==> flow/design.v <==
module i2c_master(
  input clk,
  input rst,
  input clkI2Cx2,
  input start,  
  output ready,
  output reg i2cBusy,
  output data_available,  
  output data_request,  
  input data_valid,  
  input read_nwrite,  
  input [6:0] addr,  
  input [7:0] data_i,  
  output [7:0] data_o,  
  input [2:0] data_size,  
  input SCL_i,
  output SCL_o,
  output SCL_t,
  input SDA_i,
  output SDA_o,
  output SDA_t);
  localparam READY = 3'b000,
             START = 3'b001,
             ADDRS = 3'b011,
             WRITE = 3'b110,
         WRITE_ACK = 3'b010,
              READ = 3'b111,
          READ_ACK = 3'b101,
              STOP = 3'b100;
  reg [2:0] state;
  wire SDAupdate, SDAshift;
  reg [2:0] byteCounter;
  reg [2:0] bitCounter;
  wire byteCountDone;
  wire bitCountDone;
  wire byteCountUp;
  wire bitCounterReset;
  reg SCLK;  
  reg inAck_d, SDA_d, SCL_d;
  reg SDA_d_i2c;
  reg clkI2Cx2_d;
  reg [7:0] send_buffer, receive_buffer;
  wire clkI2Cx2_negedge = ~clkI2Cx2 &  clkI2Cx2_d;
  wire clkI2Cx2_posedge =  clkI2Cx2 & ~clkI2Cx2_d;
  wire [7:0] addressByte = {addr,read_nwrite};  
  assign data_available = inReadAck;
  wire in_last_byte = (data_size - 3'd1) == byteCounter;
  assign data_request = (~read_nwrite & inAddrs) | (~in_last_byte & inWrite);
  assign      ready = inReady;
  wire     inRead = (state == READ);
  wire     inStop = (state == STOP);
  wire    inReady = (state == READY);
  wire    inStart = (state == START);
  wire    inAddrs = (state == ADDRS);
  wire    inWrite = (state == WRITE);
  wire  inReadAck = (state == READ_ACK);
  wire inWriteAck = (state == WRITE_ACK);
  wire      inAck = inWriteAck | inReadAck;
  wire SCL_claim = ~inReady;
  wire SDA_claim = inStart | inAddrs | inWrite | inReadAck | inStop;
  wire SDA_write = (inStart | inReadAck | inStop) ? (inReadAck & byteCountDone) : send_buffer[7];
  wire   SCL = (SCL_claim) ?    SCLK   : SCL_i;
  wire   SDA = (SDA_claim) ? SDA_write : SDA_i;
  assign SCL_o = SCLK;
  assign SCL_t = ~SCL_claim;
  assign SDA_o = SDA_write;
  assign SDA_t = ~SDA_claim;
  wire    SCL_posedge  =  SCL & ~SCL_d;
  wire    SDA_negedge  = ~SDA &  SDA_d;
  wire    SDA_posedge  =  SDA & ~SDA_d;
  wire  stopCondition  =  SCL & SDA_posedge;
  wire startCondition  =  SCL & SDA_negedge;
  always@(posedge clk) begin
    inAck_d <= inAck;
    SDA_d <= SDA;
    SCL_d <= SCL;
    clkI2Cx2_d <= clkI2Cx2;
    SDA_d_i2c <= (clkI2Cx2_negedge) ? SDA : SDA_d_i2c;
  end
  always@(posedge clk or posedge rst) begin
    if(rst) begin
      i2cBusy <= 1'b0;
    end else case(i2cBusy)
      1'b0: i2cBusy <= startCondition & inReady;
      1'b1: i2cBusy <= ~stopCondition & inReady;
    endcase
  end
  assign data_o = receive_buffer;
  always@(posedge clk) begin
    if(inRead & SCL & clkI2Cx2_posedge)begin
      receive_buffer <= {receive_buffer[6:0],SDA};
    end
  end
  always@(posedge clk) begin
    if(clkI2Cx2_negedge) begin
      if(SDAupdate) begin
        send_buffer <= (inStart) ? addressByte : data_i;
      end else if(SDAshift & ~SCL & |bitCounter) begin
        send_buffer <= {send_buffer << 1};
      end
    end
  end
  assign SDAupdate = inStart | inWriteAck;
  assign SDAshift  = inAddrs | inWrite;
  always@(posedge clk or posedge rst) begin
    if(rst) begin
      state <= READY;
    end else if(clkI2Cx2_negedge) begin
      case(state)
        READY: begin
          state <= (start & SCLK & ~i2cBusy) ? START : state;
        end
        START: begin
          state <= (~SCL) ? ADDRS : state;
        end
        ADDRS: begin
          state <= (~SCL & bitCountDone) ? WRITE_ACK : state;
        end
        WRITE_ACK: begin
          state <= (~SCL) ? ((~SDA_d_i2c & ~byteCountDone) ? ((~read_nwrite) ? ((data_valid) ? WRITE : state) : READ): STOP) : state;
        end
        WRITE: begin
          state <= (~SCL & bitCountDone) ? WRITE_ACK : state;
        end
        READ: begin
          state <= (~SCL & bitCountDone) ? READ_ACK : state;
        end
        READ_ACK: begin
          state <= (~SCL) ? ((byteCountDone) ? STOP : READ) : state;
        end
        STOP: begin
          state <= (SCL) ? READY : state;
        end
      endcase
    end
  end
  assign bitCountDone = ~|bitCounter;
  assign bitCounterReset = inAck|inStart;
  always@(posedge clk or posedge bitCounterReset) begin
    if(bitCounterReset) begin
      bitCounter <= 3'd0;
    end else begin
      bitCounter <= bitCounter + {2'd0,((inAddrs|inWrite|inRead) & SCL_posedge)};
    end
  end
  assign byteCountUp = ~inAck_d & inAck;
  assign byteCountDone = (byteCounter == data_size);
  always@(posedge clk) begin
    if(inStart) begin
      byteCounter <= 3'b111;
    end else begin
      byteCounter <= byteCounter + {2'd0,byteCountUp};
    end
  end
  always@(posedge clk or posedge rst) begin
    if(rst) begin
      SCLK <= 1'b1;
    end else begin
      SCLK <= SCLK ^ clkI2Cx2_posedge;
    end
  end
endmodule 
module clockGen_i2c(
  input clk_i,
  input rst,
  input [1:0] freqSLCT,
  output clk_o);
  wire [3:0] clk_array;  
  reg [8:0] clk_d;
  assign clk_o = clk_array[freqSLCT];
  assign clk_array = {clk_d[3],clk_d[5],clk_d[6],clk_d[8]};
  always@(posedge clk_i or posedge rst) begin
    if(rst) begin
        clk_d[0] <= 0;
      end else begin
        clk_d[0] <= ~clk_d[0];
      end
    end
  always@(posedge clk_d[0] or posedge rst) begin
    if(rst) begin
      clk_d[1] <= 0;
    end else begin
      clk_d[1] <= ~clk_d[1];
    end
  end
  always@(posedge clk_d[1] or posedge rst) begin
    if(rst) begin
      clk_d[2] <= 0;
    end else begin
      clk_d[2] <= ~clk_d[2];
    end
  end
  always@(posedge clk_d[2] or posedge rst) begin
    if(rst) begin
      clk_d[3] <= 0;
    end else begin
      clk_d[3] <= ~clk_d[3];
    end
  end
  always@(posedge clk_d[3] or posedge rst) begin
    if(rst) begin
      clk_d[4] <= 0;
    end else begin
      clk_d[4] <= ~clk_d[4];
    end
  end
  always@(posedge clk_d[4] or posedge rst) begin
    if(rst) begin
      clk_d[5] <= 0;
    end else begin
      clk_d[5] <= ~clk_d[5];
    end
  end
  always@(posedge clk_d[5] or posedge rst) begin
    if(rst) begin
      clk_d[6] <= 0;
    end else begin
      clk_d[6] <= ~clk_d[6];
    end
  end
  always@(posedge clk_d[6] or posedge rst) begin
    if(rst) begin
      clk_d[7] <= 0;
    end else begin
      clk_d[7] <= ~clk_d[7];
    end
  end
  always@(posedge clk_d[7] or posedge rst) begin
    if(rst) begin
      clk_d[8] <= 0;
    end else begin
      clk_d[8] <= ~clk_d[8];
    end
  end
endmodule
==> Step by step through the tools: i2c_master <==
What the tools print for i2c_master, step after step.
Line numbers count from 1 in the design file above.
Library cell names are shortened.
{ "inputs": {"top_module": "i2c_master", "clock": "clk", "library": "sky130hd", "lib_corner": "tt_025C_1v80"} }

==> After elaboration <==
Yosys after proc, flatten, opt, wreduce and memory -nomap, before mapping. Memory bits, and registers merged into a memory's read port (data or address), are not among the register bits. Print and check cells are not counted. Equal cells are merged and count once.
{ "word_totals": {"ff_bits": 32, "inputBits": 26, "out_inout_bits": 16, "elab_cells": 107} }
{ "op_classes": {"n_addsub": 3, "equal": 17, "muxes": 19, "logic": 49, "reduce_logical": 7} }
{ "ops": {"columns": ["op", "n"], "rows": [
  ["2-to-1 mux 3 bit", 10],
  ["2-to-1 mux 8 bit", 3],
  ["bitwise AND 1 bit", 22],
  ["parallel mux 3 bit (select 7 bit)", 1],
  ["inverter 1 bit", 14],
  ["bitwise OR 1 bit", 12],
  ["!= test 2 bit (second input constant)", 6],
  ["equality test 3 bit (second input constant)", 4],
  ["AND reduction 9 bit", 1],
  ["adder 3 x 1 -> 3 bit", 2],
  ["equality test 3 x 2 -> 1 bit (second input constant)", 2],
  ["equality test 3 bit", 2],
  ["!= test 4 bit (second input constant)", 1],
  ["subtractor 3 x 1 -> 3 bit (second input constant)", 1],
  ["equality test 3 x 1 -> 1 bit (second input constant)", 1],
  ["zero test 3 bit", 1],
  ["OR reduction 3 bit", 1],
  ["2-to-1 mux 1 bit", 3],
  ["!= test 2 x 1 -> 1 bit (second input constant)", 1],
  ["AND reduction 2 bit", 1],
  ["nonzero test 2 bit", 1],
  ["OR reduction 2 bit", 1],
  ["parallel mux 1 bit (select 2 bit)", 1],
  ["2-to-1 mux 2 bit", 1],
  ["bitwise XOR 1 bit", 1],
  ["zero test 1 bit", 1]
]} }

==> Longest topological paths <==
Depth = most cells in a row (Yosys ltp): at word level without a register or memory, in the mapped netlist without a sequential cell, where the memories' decode and read muxes count.
{ "depth": {"depth_word": 11, "abc_area": 0, "ltp_mapped": 7, "depth_no_buf": 6} }

==> Synthesis result <==
Source: synth_stat.txt of the flow (Yosys; design flattened, memories mapped). It holds for the ABC_AREA given above (unset counts as 0); a run with the other value may have another netlist.
{ "by_type": {"columns": ["cell_type", "n", "type_area_um2"], "rows": [
  ["edfxtp_1", 17, 510.49],
  ["dfrtp_1", 11, 275.264],
  ["dfxtp_1", 7, 140.134],
  ["nand2_1", 20, 75.072],
  ["mux2i_1", 7, 70.067],
  ["ha_1", 5, 62.56],
  ["xnor2_1", 7, 61.309],
  ["dfstp_2", 2, 52.55],
  ["o21ai_1", 10, 50.048],
  ["inv_1", 9, 33.782],
  ["o21ai_0", 6, 30.029],
  ["nor3_1", 5, 25.024],
  ["mux2i_4", 1, 22.522],
  ["a32o_1", 2, 20.019],
  ["nand2b_1", 3, 18.768],
  ["nand4b_1", 2, 17.517],
  ["clkbuf_1", 4, 15.014],
  ["o221ai_2", 1, 15.014]
]} }
Not listed: further types 19, cells in them 26.
{ "synth_totals": {"stdcells": 145, "yosys_area_um2": 1666.6, "flip_flops": 37, "buf_cells": 5} }

==> Timing after synthesis <==
OpenSTA on the mapped netlist: ideal clock, no wires. The path of least setup slack (recovery checks aside). Input and output delay are each 20% of the period. Register names are those of the netlist, which keeps one name where synthesis merged equal registers.
{ "synth_timing": {"kind": "flip-flop to flip-flop", "from": "register state", "to": "register state", "tclk_ns": 1.98, "setup_ns": 0.086, "arrival_ns": 1.884, "t_required_ns": 1.894, "setup_slack_ns": 0.010, "path_delay_ns": 1.970, "stages": 6, "n_path_buf": 0, "synth_period_reached_ns": 1.97} }
"path_delay_ns" = arrival - input delay + setup time.
"stages" counts driving pins, that of a launching flip-flop among them; a cell with two outputs on the path counts twice.
"synth_period_reached_ns" = period - worst setup slack (recovery checks aside). The figure is calculated, with input and output delays left at 20% of the set period.
Where an end lacks its bit number, it is one bit of the signal, or one of the new flip-flops if synthesis recoded a state register.
A register here has more assigning lines than the two given.
{ "synth_between": {"path_cell_list": "dfstp_2 -> mux2i_4 -> inv_2 -> a311o_1 -> or4b_4 -> o221ai_2"} }
{ "synth_rtl": {"columns": ["element", "line_no", "text"], "rows": [
  ["start, declared", 30, "reg [2:0] state;"],
  ["start, assigned", 111, "state <= (start & SCLK & ~i2cBusy) ? START : state;"],
  ["start, assigned", 114, "state <= (~SCL) ? ADDRS : state;"],
  ["end, assigned", 111, null],
  ["end, assigned", 114, null],
  ["end, declared", 30, null]
]} }
Chain of elaborated cells between the ends: none given.

==> Worst path after layout <==
Path of least setup slack in the final report of run 2 (OpenROAD, finished layout, wires in). Where an end is a register, its clock arrival counts in the times.
{ "layout_timing": {"kind": "input port to output port", "from": "input data_size[2]", "to": "output SDA_o", "tclk_ns": 2.37, "input_delay_ns": 0.47, "output_delay_ns": 0.47, "arrival_ns": 1.75, "t_required_ns": 1.90, "setup_slack_ns": 0.14, "stages": 5, "n_path_buf": 2} }
The rows between start and end are the longest chain of elaborated cells between them; the timing report does not say that the signal goes this way. Where chains are equally long, one stands for them.
A line is the first line of the expression or statement that the cell stems from. Yosys adds cells for indexed reads and writes and turns some case tables into memories.
{ "layout_between": {"path_cell_list": "clkdlybuf4s50_1 -> xnor2_2 -> nand4_1 -> nand2_1 -> dlygate4sd2_1", "elab_chain_len": 3, "cone_cells": 3, "lines_between": 2} }
{ "layout_rtl": {"columns": ["element", "line_no", "text"], "rows": [
  ["start, declared", 15, "input [2:0] data_size,"],
  ["equality test 3 bit", 147, "assign byteCountDone = (byteCounter == data_size);"],
  ["bitwise AND 1 bit", 61, "wire SDA_write = (inStart | inReadAck | inStop) ? (inReadAck & byteCountDone) : send_buffer[7];"],
  ["2-to-1 mux 1 bit", 61, null],
  ["end, declared", 20, "output SDA_o,"]
]} }

Appendix: measured runs

Measured data: module i2c_master, platform sky130hd, 2 stored runs of the flow under differing settings, order arbitrary. Input and output delays are each 20% of the period that was set; the output load is 0.01 pF.
"achieved_period_ns": clock period set for the run, less the worst setup slack. It is reckoned from that one timing run; input and output delays stay at 20% of the period that was set.
"worst_setup_path_time_ns" is the time allowed to the run's worst setup path (the clock period less input and output delay, where it has them) less its slack. Clock arrival times count: a late capture clock shortens it, a late launch clock lengthens it.
"power_total_mw": no workload was simulated; the value follows from the tool's default switching activity.
[
  {
    "run": "run 1",
    "settings": { "period_ns": 2.68, "CORE_UTILIZATION": 56, "SETUP_SLACK_MARGIN": -0.1, "PLACE_DENSITY": 0.43, "CORE_ASPECT_RATIO": 1.25, "CELL_PAD_IN_SITES_GLOBAL_PLACEMENT": 3, "CELL_PAD_IN_SITES_DETAIL_PLACEMENT": 1, "CTS_CLUSTER_SIZE": 64, "CTS_CLUSTER_DIAMETER": 394, "MAX_ROUTING_LAYER": "met4", "CAP_MARGIN": 20, "CORE_MARGIN": 2, "SLEW_MARGIN": 20 },
    "outcome": "unfinished; error GPL-0301 in placement"
  },
  {
    "run": "run 2",
    "settings": { "period_ns": 2.37, "CAP_MARGIN": 20, "CORE_MARGIN": 2, "CORE_UTILIZATION": 40, "SLEW_MARGIN": 20 },
    "results": { "yosys.chip_area_um2": 1666.6, "die_um2": 4699.1, "final_stdcell_area_um2": 2317.2, "final_util_pct": 57.9, "worstSetupSlack_ns": 0.141, "final_setup_tns_ns": 0.000, "hold_worst_slack_ns": 0.448, "power_total_mw": 1.414, "achieved_period_ns": 2.229, "worst_setup_path_time_ns": 1.28, "critical_path_kind": "input port to output port" }
  }
]
